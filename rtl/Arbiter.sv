==> flow/design.v <==
module Arbiter (clk, 
                rst, 
                Req_N, Req_E, Req_W, Req_S, Req_L,  
                DCTS,  
                Grant_N, Grant_E, Grant_W, Grant_S, Grant_L,  
                Xbar_sel,  
                RTS  
            );
    input   clk, rst;
    input   Req_N, Req_E, Req_W, Req_S, Req_L;
    input   DCTS;
    output  logic Grant_N, Grant_E, Grant_W, Grant_S, Grant_L;
    output  logic [4:0] Xbar_sel;
    output  logic RTS;
    typedef enum bit [5:0] {IDLE = 6'b000001, Local = 6'b000010, North = 6'b000100, East = 6'b001000, West = 6'b010000, South = 6'b100000} STATE_TYPE;
    STATE_TYPE state = IDLE;
    STATE_TYPE state_in = IDLE;
    STATE_TYPE next_state = IDLE;
    logic RTS_FF = 0;
    logic RTS_FF_in = 0;
    always @(posedge clk) begin
     if (rst) begin
        state  <= IDLE;
        RTS_FF <= 0;
     end
     else begin
        state <= state_in;
        RTS_FF <= RTS_FF_in;   
      end
    end 
    assign RTS = RTS_FF;
    always @(RTS_FF, DCTS, state, next_state) begin
        if (RTS_FF && !DCTS) 
            state_in <= state;
        else
            state_in <= next_state;
    end
    always @(state, RTS_FF, DCTS) begin
        if (state == IDLE) begin 
            RTS_FF_in <= 0;
        end
        else begin
            if (RTS_FF && DCTS)
                RTS_FF_in <= 0;
            else 
                RTS_FF_in <= 1;
        end
    end
    always @(state, Req_N, Req_E, Req_W, Req_S, Req_L, DCTS, RTS_FF) begin
        Grant_N  <= 0;
        Grant_E  <= 0;
        Grant_W  <= 0;
        Grant_S  <= 0;
        Grant_L  <= 0;
        Xbar_sel <= 5'b00000; 
        case(state)
            IDLE: begin
                Xbar_sel<= 5'b00000; 
                if (Req_L) 
                    next_state <= Local;
                else if (Req_N) 
                    next_state <= North;         
                else if (Req_E) 
                    next_state <= East;
                else if (Req_W) 
                    next_state <= West;
                else if (Req_S) 
                    next_state <= South;
                else
                    next_state <= IDLE;
            end
            North: begin
                Grant_N <= DCTS & RTS_FF ;
                Xbar_sel<= 5'b00001;
                if (Req_N)  
                    next_state <= North; 
                else if (Req_E) 
                    next_state <= East;
                else if (Req_W) 
                    next_state <= West;
                else if (Req_S) 
                    next_state <= South;
                else if (Req_L) 
                    next_state <= Local;
                else
                    next_state <= IDLE; 
            end 
            East: begin
                Grant_E <= DCTS & RTS_FF;
                Xbar_sel<= 5'b00010;
                if (Req_E)  
                    next_state <= East; 
                else if (Req_W) 
                    next_state <= West;
                else if (Req_S) 
                    next_state <= South;
                else if (Req_L) 
                    next_state <= Local;
                else if (Req_N) 
                    next_state <= North;
                else
                    next_state <= IDLE; 
            end 
            West: begin
                Grant_W <= DCTS & RTS_FF;
                Xbar_sel<= 5'b00100;
                if (Req_W ) 
                    next_state <= West; 
                else if (Req_S ) 
                    next_state <= South;
                else if (Req_L ) 
                    next_state <= Local;
                else if (Req_N ) 
                    next_state <= North;
                else if (Req_E ) 
                    next_state <= East;
                else
                    next_state <= IDLE; 
            end
            South: begin
                Grant_S <= DCTS & RTS_FF;
                Xbar_sel<= 5'b01000;
                if (Req_S )
                    next_state <= South; 
                else if (Req_L)
                    next_state <= Local;
                else if (Req_N)
                    next_state <= North;
                else if (Req_E)
                    next_state <= East;
                else if (Req_W)
                    next_state <= West;
                else
                    next_state <= IDLE; 
            end
            default: begin  
                Grant_L <= DCTS & RTS_FF;
                Xbar_sel<= 5'b10000;
                if (Req_L)
                    next_state <= Local; 
                else if (Req_N)
                    next_state <= North;         
                else if (Req_E )
                    next_state <= East;
                else if (Req_W )
                    next_state <= West;
                else if (Req_S )
                    next_state <= South;
                else
                    next_state <= IDLE; 
            end
        endcase
    end
endmodule
# From RTL to reports: Arbiter
# Tool output for the design above, in the order of the flow.
# Lines are those of the file above, counted from 1.
# Operators: Yosys type, input widths -> output width; for muxes data width and select width s.
# Cell names lack the library's common part.
# The mark - stands for no value.
# setup
top_module	Arbiter
clk_port	clk
cell_library	sky130hd
lib_corner	tt_025C_1v80

# Word level
# Source: Yosys, flattened and elaborated, memories not mapped. Widths are those after wreduce. Registers that Yosys merges into a memory's read port (data or address) are not register bits. Print and check cells do not count. Equal cells are merged and count once.
# classes
n_reduce_logical	5
equal	5
n_logic	1
n_mux	33
# op_table
cell	count
$mux 6	15
$pmux 5 s5	1
$pmux 6 s4	1
$mux 5	4
$mux 4	3
$eq 6x1->1 const B	1
$eq 6x3->1 const B	1
$eq 6x4->1 const B	1
$eq 6x5->1 const B	1
$eq 6x6->1 const B	1
$mux 3	2
$mux 1	6
$reduce_or 5->1	1
$logic_and 1x1->1	2
$reduce_or 2->1	1
$mux 2	1
$and 1x1->1	1
$logic_not 1->1	1
# bits
out_inout_bits	11
elab_cells	46
inputBits	8
ff_bits	7

# Logic depth
# Yosys ltp: most cells in a row. Word level: on the elaborated netlist, between registers, memories and ports. Mapped: between sequential cells and ports; inverters and the memories' decode and read muxes count.
# logic_depth
depth_word	6
ABC_AREA	0
ltp_mapped	6

# Netlist
# Source: synth_stat.txt of the flow (Yosys; design flattened, memories mapped). It holds for the ABC_AREA given above (unset counts as 0); a run with the other value may have another netlist.
# The area totals of this step are shown rounded.
# synth_totals
ffs	7
yosys_area_um2	583.1
sequential_area_um2	140.1
stdcells	83
n_buf	3
# by_type
cell_type	count
dfxtp_1	7
nor2_1	15
nand2_1	8
nor4b_1	3
a21oi_1	5
nand3b_1	3
nor3_1	4
inv_1	5
a32oi_1	2
o21ai_4	1
a211oi_1	2
a221oi_2	1
nor3b_1	2
o21ai_0	3
o22ai_1	2
clkbuf_1	3
or3b_4	1
or4_4	1
# Other cell types: 14; their cells: 15.

# Path before layout
# OpenSTA on the mapped netlist: ideal clock, no wires. The path of least setup slack (recovery checks aside). Input and output delay are each 20% of the period. Register names are those of the netlist, which keeps one name where synthesis merged equal registers.
# synth_timing
path_type	register -> output
startpoint	register state[3]
endpoint	output Grant_W
setup_slack_ns	0.907
stages	4
arrival_ns	1.469
path_delay_ns	1.469
out_delay_ns	0.594
period_ns	2.97
t_required_ns	2.376
path_buffers	0
period_less_setup_slack_ns	2.063
# "path_delay_ns" = arrival - input delay + setup time.
# A path that ends at an output port has no setup time.
# "stages" counts driving pins, that of a launching flip-flop among them; a cell with two outputs on the path counts twice.
# "period_less_setup_slack_ns" = period - worst setup slack (recovery checks aside). The figure is calculated, with input and output delays left at 20% of the set period.
# Between the ends stands the longest chain of elaborated cells between them, by number of cells; it is not shown to be the way that was timed. Of several equally long chains one is given.
# Each line given opens the expression or statement behind the cell; cells for indexed reads and writes are added by Yosys, which also makes memories of some case tables.
# synth_between
cell_sequence	dfxtp_1 -> or4_4 -> or3b_4 -> nor2_1
elab_chain_len	2
# synth_lines
element	line	text
start: declaration	16	STATE_TYPE state = IDLE;
start: assignment	23	state  <= IDLE;
start: assignment	27	state <= state_in;
$eq 6x5->1	56	case(state)
$mux 1	56
end: declaration	12	output  logic Grant_N, Grant_E, Grant_W, Grant_S, Grant_L;

# Top module Arbiter; platform sky130hd; tools Yosys and OpenROAD; 2 stored runs in no particular order. Input and output delays are each 20% of the period that was set; the output load is 0.01 pF.
# Among the settings, -- means not set for that run.
run	period_ns	CORE_UTILIZATION	CAP_MARGIN	CORE_MARGIN	SLEW_MARGIN	SETUP_SLACK_MARGIN	CORE_ASPECT_RATIO	CELL_PAD_IN_SITES_DETAIL_PLACEMENT	GPL_TIMING_DRIVEN	GPL_ROUTABILITY_DRIVEN	CTS_CLUSTER_DIAMETER	MAX_ROUTING_LAYER
record 1	1.92	54	20	2	20	--	--	--	--	--	--	--
record 2	1.25	47	20	7	35	0.24	1.15	0	0	0	65	met5
# Record 1: no results, clock tree synthesis failed with DPL-0038
# Record 2: no results, routing failed with DPL-0038
